==> flow/design.v <==
`timescale 1ns/1ps
module Interface_AHBtoAPB
   (HCLK, HRESET, HADDR, HTRANS, HWRITE, HWDATA, HSEL, HREADYIN,
   HRDATA1, HRDATA2, HREADYOUT, HRESP,
   PWDATA, PENABLE,PADDR,PWRITE,
   PSELS0, PSELS1, PSELS2, PSELS3, PSELS4, PSELS5, PSELS6, PSELS7, 
   PSELS8, PSELS9, PSELS10, PSELS11, PSELS12, PSELS13, PSELS14, PSELS15,
   PRDATA1, PRDATA2);
  input         HCLK;           
  input         HRESET;         
  input  [31:0] HADDR;          
  input  [1:0]  HTRANS;         
  input         HWRITE;         
  input  [31:0] HWDATA;         
  input         HSEL;           
  input         HREADYIN;       
  inout  [31:0] PRDATA1;        
  inout  [31:0] PRDATA2;        
  output [31:0] HRDATA1;        
  output [31:0] HRDATA2;        
  output        HREADYOUT;      
  output [1:0]  HRESP;          
  output [31:0] PWDATA;         
  output        PENABLE;        
  output [31:0] PADDR;          
  output        PWRITE;         
  output        PSELS0;      
  output        PSELS1;    
  output        PSELS2;     
  output        PSELS3;      
  output        PSELS4;      
  output        PSELS5;      
  output        PSELS6;      
  output        PSELS7;      
  output        PSELS8;      
  output        PSELS9;     
  output        PSELS10;     
  output        PSELS11;     
  output        PSELS12;     
  output        PSELS13;     
  output        PSELS14;     
  output        PSELS15;  
  reg  [31:0] HRDATA1;
  reg  [31:0] HRDATA2;
  reg         HREADYOUT;
  wire [1:0]  HRESP;
  wire        PSELS0;
  wire        PSELS1;
  wire        PSELS2;
  wire        PSELS3;
  wire        PSELS4;
  wire        PSELS5;
  wire        PSELS6;
  wire        PSELS7;
  wire        PSELS8;
  wire        PSELS9;
  wire        PSELS10;
  wire        PSELS11;
  wire        PSELS12;
  wire        PSELS13;
  wire        PSELS14;
  wire        PSELS15;
  reg  [31:0] PADDR;
  reg  [31:0] PWDATA;        
  reg         PENABLE;
  reg         PWRITE;
  wire        accept;          
  wire        enact;           
  reg  [31:0] rghaddr;        
  reg         rghwrite;       
  wire [31:0] mxhaddr;        
  reg  [2:0]  nextstate;       
  reg  [2:0]  currentstate;
  wire        enhready;        
  wire        actAPB;          
  wire        enpenable;       
  reg         rgpwrite;       
  reg         intpsels0;      
  reg         intpsels1;      
  reg         intpsels2;      
  reg         intpsels3;      
  reg         intpsels4;     
  reg         intpsels5;     
  reg         intpsels6;      
  reg         intpsels7;      
  reg         intpsels8;      
  reg         intpsels9;      
  reg         intpsels10;     
  reg         intpsels11;     
  reg         intpsels12;     
  reg         intpsels13;     
  reg         intpsels14;     
  reg         intpsels15;     
  reg         adds0;      
  reg         adds1;
  reg         adds2;
  reg         adds3;
  reg         adds4;
  reg         adds5;
  reg         adds6;
  reg         adds7;
  reg         adds8;
  reg         adds9;
  reg         adds10;
  reg         adds11;
  reg         adds12;
  reg         adds13;
  reg         adds14;
  reg         adds15;
  reg         regs0;        
  reg         regs1;
  reg         regs2;
  reg         regs3;
  reg         regs4;
  reg         regs5;
  reg         regs6;
  reg         regs7;
  reg         regs8;
  reg         regs9;
  reg         regs10;
  reg         regs11;
  reg         regs12;
  reg         regs13;
  reg         regs14;
  reg         regs15;
  parameter IDLE =  3'b000;
  parameter READ = 3'b001;
  parameter READOK =  3'b101;
  parameter WWRITE = 3'b010;
  parameter WRITE =  3'b011;
  parameter WRITEOK =  3'b110;
  parameter PNDWRITE =  3'b100;
  parameter PNDWRITEOK =  3'b111;
  parameter consts0 =  4'b0000;
  parameter consts1 =  4'b0001;
  parameter consts2 = 4'b0010;
  parameter consts3 = 4'b0011;
  parameter consts4 = 4'b0100;
  parameter consts5 = 4'b0101;
  parameter consts6 = 4'b0110;
  parameter consts7 = 4'b0111;
  parameter consts8 = 4'b1000;
  parameter consts9 = 4'b1001;
  parameter consts10 = 4'b1010;
  parameter consts11 = 4'b1011;
  parameter consts12 = 4'b1100;
  parameter consts13 = 4'b1101;
  parameter consts14 = 4'b1110;
  parameter consts15 = 4'b1111;
  parameter idle = 2'b00;
  parameter busy = 2'b01;
  parameter nonseq = 2'b10;
  parameter seq = 2'b11;
  parameter okay = 2'b00;
  parameter error = 2'b01;
  parameter retry = 2'b10;
  parameter split = 2'b11;
 assign accept = (HSEL == 1'b1 && HREADYIN == 1'b1 && 
                  (HTRANS == nonseq || HTRANS == seq))? 1'b1 : 1'b0;
  assign enact = HSEL & HREADYIN;
  always @ (negedge HRESET or posedge HCLK)
    begin 
      if (!HRESET)
        begin 
          rghaddr <= 32'b0;
          rghwrite <= 1'b0;
        end
      else
        begin
          if (enact)
            begin 
              rghaddr <= HADDR;
              rghwrite <= HWRITE;
            end 
        end 
    end 
 assign mxhaddr = (nextstate == READ &&
                      (currentstate == IDLE || currentstate == READOK ||
                       currentstate == WRITEOK))? HADDR : rghaddr;
 always @ (currentstate or HWRITE or rghwrite or accept)
    begin 
      case (currentstate)
        IDLE :                  
          if (accept)
            if (HWRITE)
              nextstate = WWRITE;
            else
              nextstate = READ;
          else
            nextstate = IDLE;
        READ :                  
          nextstate = READOK;
        WWRITE :                 
          if (accept)
            nextstate = PNDWRITE;
          else
            nextstate = WRITE;
        WRITE :                 
          if (accept)
            nextstate = PNDWRITEOK;
          else
            nextstate = WRITEOK;
        PNDWRITE :                
          nextstate = PNDWRITEOK;
        READOK :               
          if (accept)
            if (HWRITE)
              nextstate = WWRITE;
            else
              nextstate = READ;
          else
            nextstate = IDLE;
        WRITEOK :               
          if (accept)
            if (HWRITE)
              nextstate = WWRITE;
            else
              nextstate = READ;
          else
            nextstate = IDLE;
        PNDWRITEOK :              
          if (rghwrite)
            if (accept)
              nextstate = PNDWRITE;
            else
              nextstate = WRITE;
          else
            nextstate = READ;
        default  :
          nextstate = IDLE;     
      endcase
    end 
  always @ (negedge HRESET or posedge HCLK)
    begin 
      if (!HRESET)
        currentstate <= IDLE;
      else
        currentstate <= nextstate;
    end 
  always @ (mxhaddr)
    begin 
      intpsels0  = 1'b0;
      intpsels1  = 1'b0;
      intpsels2  = 1'b0;
      intpsels3  = 1'b0;
      intpsels4  = 1'b0;
      intpsels5  = 1'b0;
      intpsels6  = 1'b0;
      intpsels7  = 1'b0;
      intpsels8  = 1'b0;
      intpsels9  = 1'b0;
      intpsels10 = 1'b0;
      intpsels11 = 1'b0;
      intpsels12 = 1'b0;
      intpsels13 = 1'b0;
      intpsels14 = 1'b0;
      intpsels15 = 1'b0;
      case (mxhaddr[31:28])
        consts0 : 
          intpsels0 = 1'b1;
        consts1 :
           intpsels1 = 1'b1;    
        consts2 : 
          intpsels2 = 1'b1;
        consts3 : 
          intpsels3 = 1'b1;
        consts4 : 
          intpsels4 = 1'b1;
        consts5 : 
          intpsels5 = 1'b1;
        consts6 : 
          intpsels6 = 1'b1;
        consts7 : 
          intpsels7 = 1'b1;
        consts8 : 
          intpsels8 = 1'b1;
        consts9 : 
          intpsels9 = 1'b1;
        consts10 : 
          intpsels10 = 1'b1;
        consts11 : 
          intpsels11 = 1'b1;
        consts12 : 
          intpsels12 = 1'b1;
        consts13 : 
          intpsels13 = 1'b1;
        consts14 : 
          intpsels14 = 1'b1;
        consts15 : 
          intpsels15 = 1'b1;
      endcase
    end 
   assign actAPB = (nextstate == READ || nextstate == WRITE || 
                    nextstate == PNDWRITE)? 1'b1 : 1'b0;
  always @ (actAPB or nextstate or intpsels0 or intpsels1 or intpsels2 or 
            intpsels3 or intpsels4 or intpsels5 or intpsels6 or 
            intpsels7 or intpsels8 or intpsels9 or intpsels10 or 
            intpsels11 or intpsels12 or intpsels13 or intpsels14 or 
            intpsels15 or regs0 or regs1 or regs2 or regs3 or 
            regs4 or regs5 or regs6 or regs7 or regs8 or 
            regs9 or regs10 or regs11 or regs12 or regs13 or regs14 or regs15)
    begin 
      if (actAPB)
        begin 
          adds0  = intpsels0;
          adds1  = intpsels1;
          adds2  = intpsels2;
          adds3  = intpsels3;
          adds4  = intpsels4;
          adds5  = intpsels5;
          adds6  = intpsels6;
          adds7  = intpsels7;
          adds8  = intpsels8;
          adds9  = intpsels9;
          adds10 = intpsels10;
          adds11 = intpsels11;
          adds12 = intpsels12;
          adds13 = intpsels13;
          adds14 = intpsels14;
          adds15 = intpsels15;
        end
          else if ((nextstate == IDLE || nextstate == WWRITE))
            begin 
              adds0  = 1'b0;
              adds1  = 1'b0;
              adds2  = 1'b0;
              adds3  = 1'b0;
              adds4  = 1'b0;
              adds5  = 1'b0;
              adds6  = 1'b0;
              adds7  = 1'b0;
              adds8  = 1'b0;
              adds9  = 1'b0;
              adds10 = 1'b0;
              adds11 = 1'b0;
              adds12 = 1'b0;
              adds13 = 1'b0;
              adds14 = 1'b0;
              adds15 = 1'b0;
            end
          else
            begin
              adds0  = regs0;
              adds1  = regs1;
              adds2  = regs2;
              adds3  = regs3;
              adds4  = regs4;
              adds5  = regs5;
              adds6  = regs6;
              adds7  = regs7;
              adds8  = regs8;
              adds9  = regs9;
              adds10 = regs10;
              adds11 = regs11;
              adds12 = regs12;
              adds13 = regs13;
              adds14 = regs14;
              adds15 = regs15;
            end 
    end 
  always @ (negedge HRESET or posedge HCLK)
    begin 
      if (!HRESET)
        begin 
          regs0  <= 1'b0;
          regs1  <= 1'b0;
          regs2  <= 1'b0;
          regs3  <= 1'b0;
          regs4  <= 1'b0;
          regs5  <= 1'b0;
          regs6  <= 1'b0;
          regs7  <= 1'b0;
          regs8  <= 1'b0;
          regs9  <= 1'b0;
          regs10 <= 1'b0;
          regs11 <= 1'b0;
          regs12 <= 1'b0;
          regs13 <= 1'b0;
          regs14 <= 1'b0;
          regs15 <= 1'b0;
        end
      else
        begin
          regs0  <= adds0;
          regs1  <= adds1;
          regs2  <= adds2;
          regs3  <= adds3;
          regs4  <= adds4;
          regs5  <= adds5;
          regs6  <= adds6;
          regs7  <= adds7;
          regs8  <= adds8;
          regs9  <= adds9;
          regs10 <= adds10;
          regs11 <= adds11;
          regs12 <= adds12;
          regs13 <= adds13;
          regs14 <= adds14;
          regs15 <= adds15;
        end 
    end 
  assign PSELS0  = regs0;
  assign PSELS1  = regs1;
  assign PSELS2  = regs2;
  assign PSELS3  = regs3;
  assign PSELS4  = regs4;
  assign PSELS5  = regs5;
  assign PSELS6  = regs6;
  assign PSELS7  = regs7;
  assign PSELS8  = regs8;
  assign PSELS9  = regs9;
  assign PSELS10 = regs10;
  assign PSELS11 = regs11;
  assign PSELS12 = regs12;
  assign PSELS13 = regs13;
  assign PSELS14 = regs14;
  assign PSELS15 = regs15;
  always @ (negedge HRESET or posedge HCLK)
    begin 
      if (!HRESET)
        PADDR <= 28'b0;
      else
        begin
          if (actAPB)
            PADDR <= mxhaddr;
        end 
    end 
  always @ (currentstate or rghwrite)
    begin 
      case (currentstate)
        WWRITE :
          rgpwrite = 1'b1;
        PNDWRITE : 
          begin
          if (rghwrite)
            rgpwrite = 1'b1;
          else
            rgpwrite = 1'b0;
        end
        default: 
          rgpwrite = 1'b0;
      endcase
    end 
  always @ (negedge HRESET or posedge HCLK)
    begin 
      if (!HRESET)
        PWRITE <= 1'b0;
      else
        begin
          if (actAPB)
            PWRITE <= rgpwrite;
        end 
    end 	
  always @ (negedge HRESET or posedge HCLK)
    begin 
      if (!HRESET)
        PWDATA <= 32'b0;
      else
        begin
          if (nextstate == WRITEOK || nextstate == PNDWRITEOK)
            PWDATA <= HWDATA;
        end
    end 
 assign enpenable = (nextstate == READOK || 
                     nextstate == WRITEOK || 
                     nextstate == PNDWRITEOK)? 1'b1 : 1'b0;
  always @ (negedge HRESET or posedge HCLK)
    begin 
      if (!HRESET)
        PENABLE <= 1'b0;
      else
        PENABLE <= enpenable;
    end 
  assign enhready = (nextstate == READOK || nextstate == WRITEOK ||
                     nextstate == PNDWRITEOK || nextstate == IDLE)? 1'b1 : 1'b0;
  always @ (negedge HRESET or posedge HCLK)
    begin 
      if (!HRESET)
        HREADYOUT <= 1'b1;
      else
        HREADYOUT <= enhready;
    end 
  always @ (negedge HRESET or posedge HCLK)
    begin 
      if (!HRESET)
        begin
          HRDATA1 <= 32'b0;
          HRDATA2 <= 32'b0;
        end
      else
        begin
         if (nextstate == READOK)
          begin  
           HRDATA1 <= PRDATA1;
           HRDATA2 <= PRDATA2;
          end
        end
    end
  assign HRESP = okay;
 target_register treg1(HCLK, PSELS0, PWRITE, PWDATA, PRDATA1);
 target_ram tram1(HCLK, PSELS1, PWRITE, PADDR[27:23], PWDATA, PRDATA2);
endmodule      
module target_register (ck, en, w, si, po);
  input  ck; 
  input en; 
  input w;
  input [31:0] si;
  output [31:0]  po;
  reg [31:0] po;         
  reg [31:0] content;     
  reg t;
  integer i;    
  always @(posedge ck)
   begin
    if (en)
      begin 
        if(w)
          begin
            for (i=31;i>=0;i=i-1)
              begin
                t = si[i];
                  content = {content[30:0], t};
              end
            end
          else
            po = content;
        end
      end
endmodule          
module target_ram (c, enb, we, addr, di, do);
  input  c;
  input  we;
  input  enb;
  input [4:0] addr;
  input  [31:0] di;
  output [31:0] do;
  reg [31:0] do; 
  reg [31:0] RAM [31:0];
  always @(posedge c)
   begin
    if (enb)
      begin
        if (we)
          RAM[addr] <= di;
    else  
      do <= RAM[addr];
  end
 end
endmodule                 
# Tool chain data of Interface_AHBtoAPB
# What the tools print for Interface_AHBtoAPB, step after step.
# Line numbers count from 1 in the design file above.
# Cell names lack the library's common part.
# The mark n/a stands for no value.
[design]
design = "Interface_AHBtoAPB"
clk_port = "HCLK"
cell_library = "sky130hd"
corner = "tt_025C_1v80"

# Elaborated design
# Counts by Yosys on the flattened word-level netlist (proc, flatten, opt, wreduce; memories kept). Register bits leave out memories and registers merged into their read ports (data or address). Print and check cells are left out. Cells with the same type and inputs are merged into one.
# Yosys's memory passes give these memory sizes; they may raise the number of words (mostly to a power of two), join words into wider ones and drop unused or constant bits.
[classes]
n_addsub = 0
n_mul = 0
div_mod_pow = 0
cmp = 0
n_eq = 16
shifts = 0
muxes = 36
bitwise = 2
reduce_and_logical = 20
[op_table]
columns = ["op", "count"]
rows = [
  ["2-to-1 mux 32 bit", 3],
  ["2-to-1 mux 1 bit", 25],
  ["== test 3 bit with constant B", 8],
  ["parallel mux 3 bit (select 6 bit)", 1],
  ["== test 3 x 2 -> 1 bit with constant B", 4],
  ["logical OR 1 bit", 10],
  ["2-to-1 mux 5 bit", 2],
  ["2-to-1 mux 3 bit", 3],
  ["AND reduction 2 bit", 3],
  ["== test 3 x 1 -> 1 bit with constant B", 2],
  ["zero test 3 bit", 2],
  ["== test 2 bit with constant B", 2],
  ["logical AND 1 bit", 3],
  ["OR reduction 3 bit", 1],
  ["nonzero test 2 bit", 1],
  ["parallel mux 1 bit (select 2 bit)", 1],
  ["2-to-1 mux 2 bit", 1],
  ["AND 1 bit", 1],
  ["NOT 1 bit", 1],
]
[bits]
reg_bits = 247
latch_bits = 0
mem_bits_rw = 1024
romBits = 256
clocked_rd_ports_x_width = 32
n_memories = 2
[mem_list]
columns = ["name", "size", "width", "read_ports", "wr", "line_no", "rtl"]
rows = [
  ["tram1.RAM", 32, 32, 1, 1, 538, "reg [31:0] RAM [31:0];"],
  ["(no name shown)", 16, 16, 1, 0, 258, "case (mxhaddr[31:28])"],
]

# Longest topological paths
# Depth = most cells in a row (Yosys ltp): at word level without a register or memory, in the mapped netlist without a sequential cell, where the memories' decode and read muxes count.
[depth]
ltp_word = 12
abc_area = 0
depth_mapped = 9

# Synthesis result
# Yosys stat after the flow's synthesis: flattened, memories mapped to cells. It holds for the ABC_AREA given above (unset counts as 0); a run with the other value may have another netlist.
# The area totals of this step are shown rounded.
[by_type]
columns = ["type", "count", "area_total_um2"]
rows = [
  ["edfxtp_1", 1120, 3.36E+04],
  ["mux4_2", 256, 5765.53],
  ["dfrtp_1", 186, 4.65E+03],
  ["mux2_2", 128, 1.44E+03],
  ["a22oi_1", 128, 960.922],
  ["mux2i_1", 31, 310.298],
  ["clkbuf_1", 66, 247.738],
  ["nand2_1", 61, 228.97],
  ["nand4_1", 35, 218.96],
  ["buf_2", 38, 190.182],
  ["o21ai_1", 38, 190.182],
  ["nor2_1", 44, 165.158],
  ["o31ai_1", 10, 75.072],
  ["dfstp_2", 2, 52.55],
  ["o21ai_0", 8, 40.038],
  ["buf_1", 10, 37.536],
  ["and2_1", 5, 31.28],
  ["or3_1", 5, 31.28],
]
# Other cell types: 29; their cells: 60.
[synth_totals]
mapped_cells = 2231
mapped_area_um2 = 48700
seq_area_um2 = 38300
ffs = 1308
buffers = 118
# By module: a second synthesis without flattening, with its own total; a netlist apart from the flattened one above.
[hier_totals]
cells_unflattened = 2725
hier_area_um2 = 49700
# Rows give one instance, submodules left out.
[modules]
columns = ["mod", "n_inst", "cells", "area_um2"]
rows = [
  ["(no name shown)", 1, 2110, 40100],
  ["Interface_AHBtoAPB", 1, 549, 7690],
  ["(no name shown)", 1, 66, 1940],
]

# Worst setup path after synthesis
# Source: OpenSTA report_checks on the synthesized netlist (no wires, ideal clock, input and output delay 20% of the period each), path of least setup slack; recovery checks are left aside. Register names are those of the netlist, which keeps one name where synthesis merged equal registers.
[synth_timing]
path_kind = "flip-flop to flip-flop"
startpoint = "reg PADDR[23]"
endpoint = "mem tram1.RAM[11][0]"
clock_period_ps = 4580
setup_time_ps = 421
arrival_time_ps = 3041
required_ps = 4159
slack_ps = 1118
delay_ps = 3462
stages = 6
period_less_setup_slack_ps = 3462
# "delay_ps" is the arrival time less input delay plus setup time.
# "stages": output pins that drive a net of the path, with the launching flip-flop's if there is one; two outputs of one cell count as two.
# "period_less_setup_slack_ps" = period - worst setup slack (recovery checks aside). The figure is calculated, with input and output delays left at 20% of the set period.
# The rows between start and end are the longest chain of elaborated cells between them; the timing report does not say that the signal goes this way. Where chains are equally long, one stands for them.
# A line is the first line of the expression or statement that the cell stems from. Yosys adds cells for indexed reads and writes and turns some case tables into memories.
[synth_via]
path_cell_list = "dfrtp_1 buf_2 clkbuf_1 buf_1 nand4_1 nor2_1"
elab_chain_len = 2
cells_between = 2
lines_between = 2
classes_between = "2 x mux"
[synth_lines]
columns = ["item", "line_no", "rtl"]
rows = [
  ["start, declared", 25, "output [31:0] PADDR;"],
  ["start, assigned", 421, "PADDR <= 28'b0;"],
  ["start, assigned", 425, "PADDR <= mxhaddr;"],
  ["2-to-1 mux 5 bit", 543, "if (we)"],
  ["2-to-1 mux 5 bit", 541, "if (enb)"],
  ["end, declared", 538, "reg [31:0] RAM [31:0];"],
]

# Worst path after layout
# From the final timing report of record 1: the path of least setup slack in the routed layout; clock arrival at registers is part of the times.
# The report prints the path's times to 10 ps; the period is as set.
[layout_timing]
path_kind = "flip-flop to output port"
startpoint = "reg PADDR[23]"
endpoint = "out PADDR[23]"
clock_period_ps = 3950
arrival_time_ps = 2590
required_ps = 3160
slack_ps = 570
stages = 3
[layout_via]
path_cell_list = "dfrtp_4 buf_12 clkdlybuf4s50_1"
elab_chain_len = 0
cells_between = 0
lines_between = 0
[layout_lines]
columns = ["item", "line_no", "rtl"]
rows = [
  ["start, declared", 25, "output [31:0] PADDR;"],
  ["start, assigned", 421, "PADDR <= 28'b0;"],
  ["start, assigned", 425, "PADDR <= mxhaddr;"],
  ["end, declared", 25, ""],
]

# Measured results for Interface_AHBtoAPB: 2 stored runs of the Yosys and OpenROAD flow on sky130hd. The settings differ; the order carries no meaning. The constraints put input and output delay at 20% of the set period each and load the outputs with 0.01 pF.
# By "period_reached_ps" is meant the clock period of the run minus its worst setup slack. This is arithmetic on one report: input and output delays are still those of the set period (20% each).
# "worstPathTime_ps": the worst setup path's part of the clock period (all of it between registers, 20% less for each end at a port) less its slack. A launch clock that arrives late makes it longer, a capture clock that arrives late makes it shorter.
# "worstPathTime_ps" is known to 10 ps.
# Values from the reports are rounded here.

[[run]]
name = "record 1"
[run.settings]
period_ns = 3.95
CORE_UTILIZATION = 24
CAP_MARGIN = 20
CORE_MARGIN = 2
SLEW_MARGIN = 20
[run.results]
finish.stdcell_area_um2 = 60200
worstPathTime_ps = 2590
critical_path_kind = "flip-flop to output port"
worst_setup_slack_ps = 566
yosys.chip_area_um2 = 48700
final_util_frac = 0.298
tns_setup_ps = 0
period_reached_ps = 3384
design_die_area_um2 = 206000

[[run]]
name = "record 2"
[run.settings]
period_ns = 4.47
CORE_UTILIZATION = 50
SETUP_SLACK_MARGIN = 1.17
PLACE_DENSITY = 0.88
CORE_ASPECT_RATIO = 0.95
CELL_PAD_IN_SITES_GLOBAL_PLACEMENT = 1
GPL_TIMING_DRIVEN = 1
GPL_ROUTABILITY_DRIVEN = 1
CAP_MARGIN = 20
CORE_MARGIN = 2
SLEW_MARGIN = 20
[run.results]
finish.stdcell_area_um2 = 57400
worstPathTime_ps = 2260
critical_path_kind = "flip-flop to output port"
worst_setup_slack_ps = 1310
yosys.chip_area_um2 = 48700
final_util_frac = 0.595
tns_setup_ps = 0
period_reached_ps = 3158
design_die_area_um2 = 99900
